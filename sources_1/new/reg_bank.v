==> flow/design.v <==
module reg_bank (
    input  wire        clk,
    input  wire        reset,
    input  wire        wrReg,            
    input  wire [3:0]  rs, rt, rd,       
    input  wire [31:0] rdIn,             
    output wire [31:0] rsOut,
    output wire [31:0] rtOut
);
    reg [31:0] registers [0:15];
    integer i;
    always @(posedge clk or posedge reset) begin
        if (reset) begin
            registers[0]  <= 32'h0;         
            registers[1]  <= 32'h0000_0001;
            registers[2]  <= 32'h0000_0002;
            registers[3]  <= 32'h0000_0003;
            registers[4]  <= 32'h0000_0004;
            registers[5]  <= 32'h0000_0005;
            registers[6]  <= 32'h0000_0006;
            registers[7]  <= 32'h0000_0007;
            registers[8]  <= 32'h0000_0008;
            registers[9]  <= 32'h0000_0009;
            registers[10] <= 32'h0000_000A;
            registers[11] <= 32'h0000_000B;
            registers[12] <= 32'h0000_000C;
            registers[13] <= 32'h0000_000D;
            registers[14] <= 32'h0000_000E;
            registers[15] <= 32'h0000_000F;
        end else if (wrReg) begin        
            if (rd == 4'h0) begin
                registers[0]  <= 32'h0; 
            end
            else begin
                registers[rd] <= rdIn;
            end
        end
    end
    assign rsOut = (rs == 4'h0) ? 32'h0 : registers[rs];
    assign rtOut = (rt == 4'h0) ? 32'h0 : registers[rt];
endmodule
Step by step through the tools: reg_bank --
The steps from the RTL of reg_bank to its reports follow in flow order. Lines are those of the file above, counted from 1. Operators carry their Yosys type and port widths (W data, S select, Z words). A cell with n/a has no value.
Inputs: top reg_bank, clock port clk, standard-cell library sky130hd, library corner tt_025C_1v80

Word level --
Yosys after proc, flatten, opt, wreduce and memory -nomap, before mapping. Enables and synchronous resets that opt folds into registers are not counted as muxes. Print and check cells are not counted. Equal cells are merged and count once.
Word-level totals: output and inout port bits 64, flip-flop bits (word level) 480, bits of input ports 47, word-level cells 83
Operators by class: reductions and logical operators 18, eq/ne operators 45, muxes and demuxes 4, bitwise logic cells 1
Operators by type and width (number):
- $pmux W32 S15 | 2
- $eq A4 B4 Y1 const B | 24
- $mux W32 | 2
- $eq A4 B3 Y1 const B | 12
- $reduce_and A3 Y1 | 15
- $eq A4 B2 Y1 const B | 6
- $eq A4 B1 Y1 const B | 3
- $logic_not A4 Y1 | 3
- $not A1 Y1 | 1

Logic depth --
Longest topological path by Yosys (ltp), each cell counted once; first at word level (registers and memories cut), then after technology mapping (sequential cells cut; the memories' decode and read muxes count).
Logic depth: word-level depth 3, ABC_AREA 0, mapped depth 9, depth with buffers taken out 5

After synthesis --
Source: synth_stat.txt of the flow (Yosys; design flattened, memories mapped). It holds for the ABC_AREA given above (unset counts as 0); a run with the other value may have another netlist.
Cells by type:
- sky130_fd_sc_hd__dfrtp_1 | number 448, total area 1.12E+04 µm²
- sky130_fd_sc_hd__mux2_2 | number 498, total area 5.61E+03 µm²
- sky130_fd_sc_hd__a21oi_1 | number 203, total area 1.02E+03 µm²
- sky130_fd_sc_hd__a22oi_1 | number 129, total area 968.429 µm²
- sky130_fd_sc_hd__dfstp_2 | number 32, total area 840.806 µm²
- sky130_fd_sc_hd__a221oi_1 | number 79, total area 691.914 µm²
- sky130_fd_sc_hd__clkbuf_1 | number 160, total area 600.576 µm²
- sky130_fd_sc_hd__mux2i_1 | number 51, total area 510.49 µm²
- sky130_fd_sc_hd__a221o_1 | number 32, total area 320.307 µm²
- sky130_fd_sc_hd__nand2_1 | number 85, total area 319.056 µm²
- sky130_fd_sc_hd__o21ai_0 | number 59, total area 295.283 µm²
- sky130_fd_sc_hd__buf_2 | number 48, total area 240.23 µm²
- sky130_fd_sc_hd__a22o_1 | number 26, total area 227.718 µm²
- sky130_fd_sc_hd__o2bb2ai_1 | number 24, total area 210.202 µm²
- sky130_fd_sc_hd__nor2_1 | number 55, total area 206.448 µm²
- sky130_fd_sc_hd__a31oi_1 | number 28, total area 175.168 µm²
- sky130_fd_sc_hd__o22ai_1 | number 25, total area 156.4 µm²
- sky130_fd_sc_hd__o211ai_1 | number 20, total area 150.144 µm²
Other cell types: 48; their cells: 344.
Synthesis totals: sequential part of the area 12051.6 µm², cell area after synthesis 26178.9 µm², flip-flop cells 480, cell count 2346, buffer cells 245

Timing after synthesis --
Path of least setup slack by OpenSTA after synthesis, without wires, with an ideal clock, recovery checks aside; 20% of the period is set as input and as output delay. Where synthesis merged equal registers, the netlist keeps one of their names.
Timing path post-synthesis: path type input-to-output, start point input rt[3], end point output rtOut[12], launch time at the first pin 0.648 ns, arrival 2.210 ns, clock period 3.24 ns, input delay 0.648 ns, required time 2.592 ns, driving pins on the path 6, delay of the path 1.562 ns, path slack 0.382 ns, synthesis period reached 2.858 ns
"delay of the path" is the arrival time less input delay plus setup time. At an output port there is no setup time. "driving pins on the path" counts driving pins, that of a launching flip-flop among them; a cell with two outputs on the path counts twice. "synthesis period reached" = period - worst setup slack (recovery checks aside). The figure is calculated, with input and output delays left at 20% of the set period. Between the ends stands the longest chain of elaborated cells between them, by number of cells; it is not shown to be the way that was timed. Of several equally long chains one is given. Each line given opens the expression or statement behind the cell; cells for indexed reads and writes are added by Yosys, which also makes memories of some case tables.
Between the ends, post-synthesis: cell sequence sky130_fd_sc_hd__buf_6 -> sky130_fd_sc_hd__mux2_4 -> sky130_fd_sc_hd__a32o_1 -> sky130_fd_sc_hd__or4_1 -> sky130_fd_sc_hd__a2111oi_2 -> sky130_fd_sc_hd__nor2_1, length of the longest elaborated chain 3, elaborated cells between the ends (all ways) 18, RTL lines with such cells 1, those cells by class eq/ne: 15; mux: 2; reduce/logical: 1
Ends and longest elaborated chain, post-synthesis:
- start: declaration | RTL line 5 | input  wire [3:0]  rs, rt, rd,
- $eq A4 B4 Y1 | RTL line 40 | assign rtOut = (rt == 4'h0) ? 32'h0 : registers[rt];
- $pmux W32 S15 | RTL line 40
- $mux W32 | RTL line 40
- end: declaration | RTL line 8 | output wire [31:0] rtOut

Worst path after layout --
From the final timing report of run 2: the path of least setup slack in the routed layout; clock arrival at registers is part of the times.
Timing path after layout: path type reg-to-output, start point register registers[10][10], end point output rtOut[10], path slack -0.51 ns, clock period 2.43 ns, required time 1.94 ns, launch time at the first pin 0.66 ns, driving pins on the path 7, arrival 2.46 ns
Between the ends stands the longest chain of elaborated cells between them, by number of cells; it is not shown to be the way that was timed. Of several equally long chains one is given.
Between the ends, after layout: cell sequence sky130_fd_sc_hd__dfrtp_1 -> sky130_fd_sc_hd__mux2_4 -> sky130_fd_sc_hd__a32o_1 -> sky130_fd_sc_hd__or4_4 -> sky130_fd_sc_hd__a2111oi_4 -> sky130_fd_sc_hd__nor2_2 -> sky130_fd_sc_hd__buf_2, length of the longest elaborated chain 2, elaborated cells between the ends (all ways) 2, RTL lines with such cells 1, those cells by class mux: 2
Ends and longest elaborated chain, after layout:
- start: declaration | RTL line 10 | reg [31:0] registers [0:15];
- start: assignment | RTL line 24 | registers[10] <= 32'h0000_000A;
- start: assignment | RTL line 35 | registers[rd] <= rdIn;
- $pmux W32 S15 | RTL line 40 | assign rtOut = (rt == 4'h0) ? 32'h0 : registers[rt];
- $mux W32 | RTL line 40
- end: declaration | RTL line 8 | output wire [31:0] rtOut

Below are 2 stored runs of the flow (Yosys, OpenROAD; platform sky130hd) on reg_bank, each with its settings and what was measured, unordered. Constraints: input delay and output delay 20% of the set period each, output load 0.01 pF.
"reached clock period" is the run's clock period less its worst setup slack. It is reckoned from that one timing run; input and output delays stay at 20% of the period that was set.
"critical setup path time": the worst setup path's part of the clock period (all of it between registers, 20% less for each end at a port) less its slack. A launch clock that arrives late makes it longer, a capture clock that arrives late makes it shorter.

* Run 1 | settings: period_ns 2.38; CORE_UTILIZATION 69; SETUP_SLACK_MARGIN 0.35; PLACE_DENSITY_LB_ADDON 0.14; HOLD_SLACK_MARGIN -0.07; CELL_PAD_IN_SITES_GLOBAL_PLACEMENT 3; CELL_PAD_IN_SITES_DETAIL_PLACEMENT 2; TNS_END_PERCENT 55; ABC_AREA 0; GPL_TIMING_DRIVEN 1; CTS_CLUSTER_SIZE 86; SLEW_MARGIN 5; MIN_ROUTING_LAYER met1; CAP_MARGIN 20; CORE_MARGIN 2 | no results, placement failed with FLW-0024
* Run 2 | settings: period_ns 2.43; CORE_UTILIZATION 25; SETUP_SLACK_MARGIN 0.3; PLACE_DENSITY_LB_ADDON 0.23; CORE_ASPECT_RATIO 0.97; CORE_MARGIN 3; TNS_END_PERCENT 45; GPL_TIMING_DRIVEN 0; CTS_CLUSTER_SIZE 69; CAP_MARGIN 20; SLEW_MARGIN 20 | results: post-synthesis cell area 26178.9 µm²; die area 108635.0 µm²; standard-cell area after routing 40497.6 µm²; post-route utilization 39.1 %; worst slack on setup checks -0.514 ns; reached clock period 2.944 ns; critical setup path time 2.46 ns; worst path kind reg-to-output
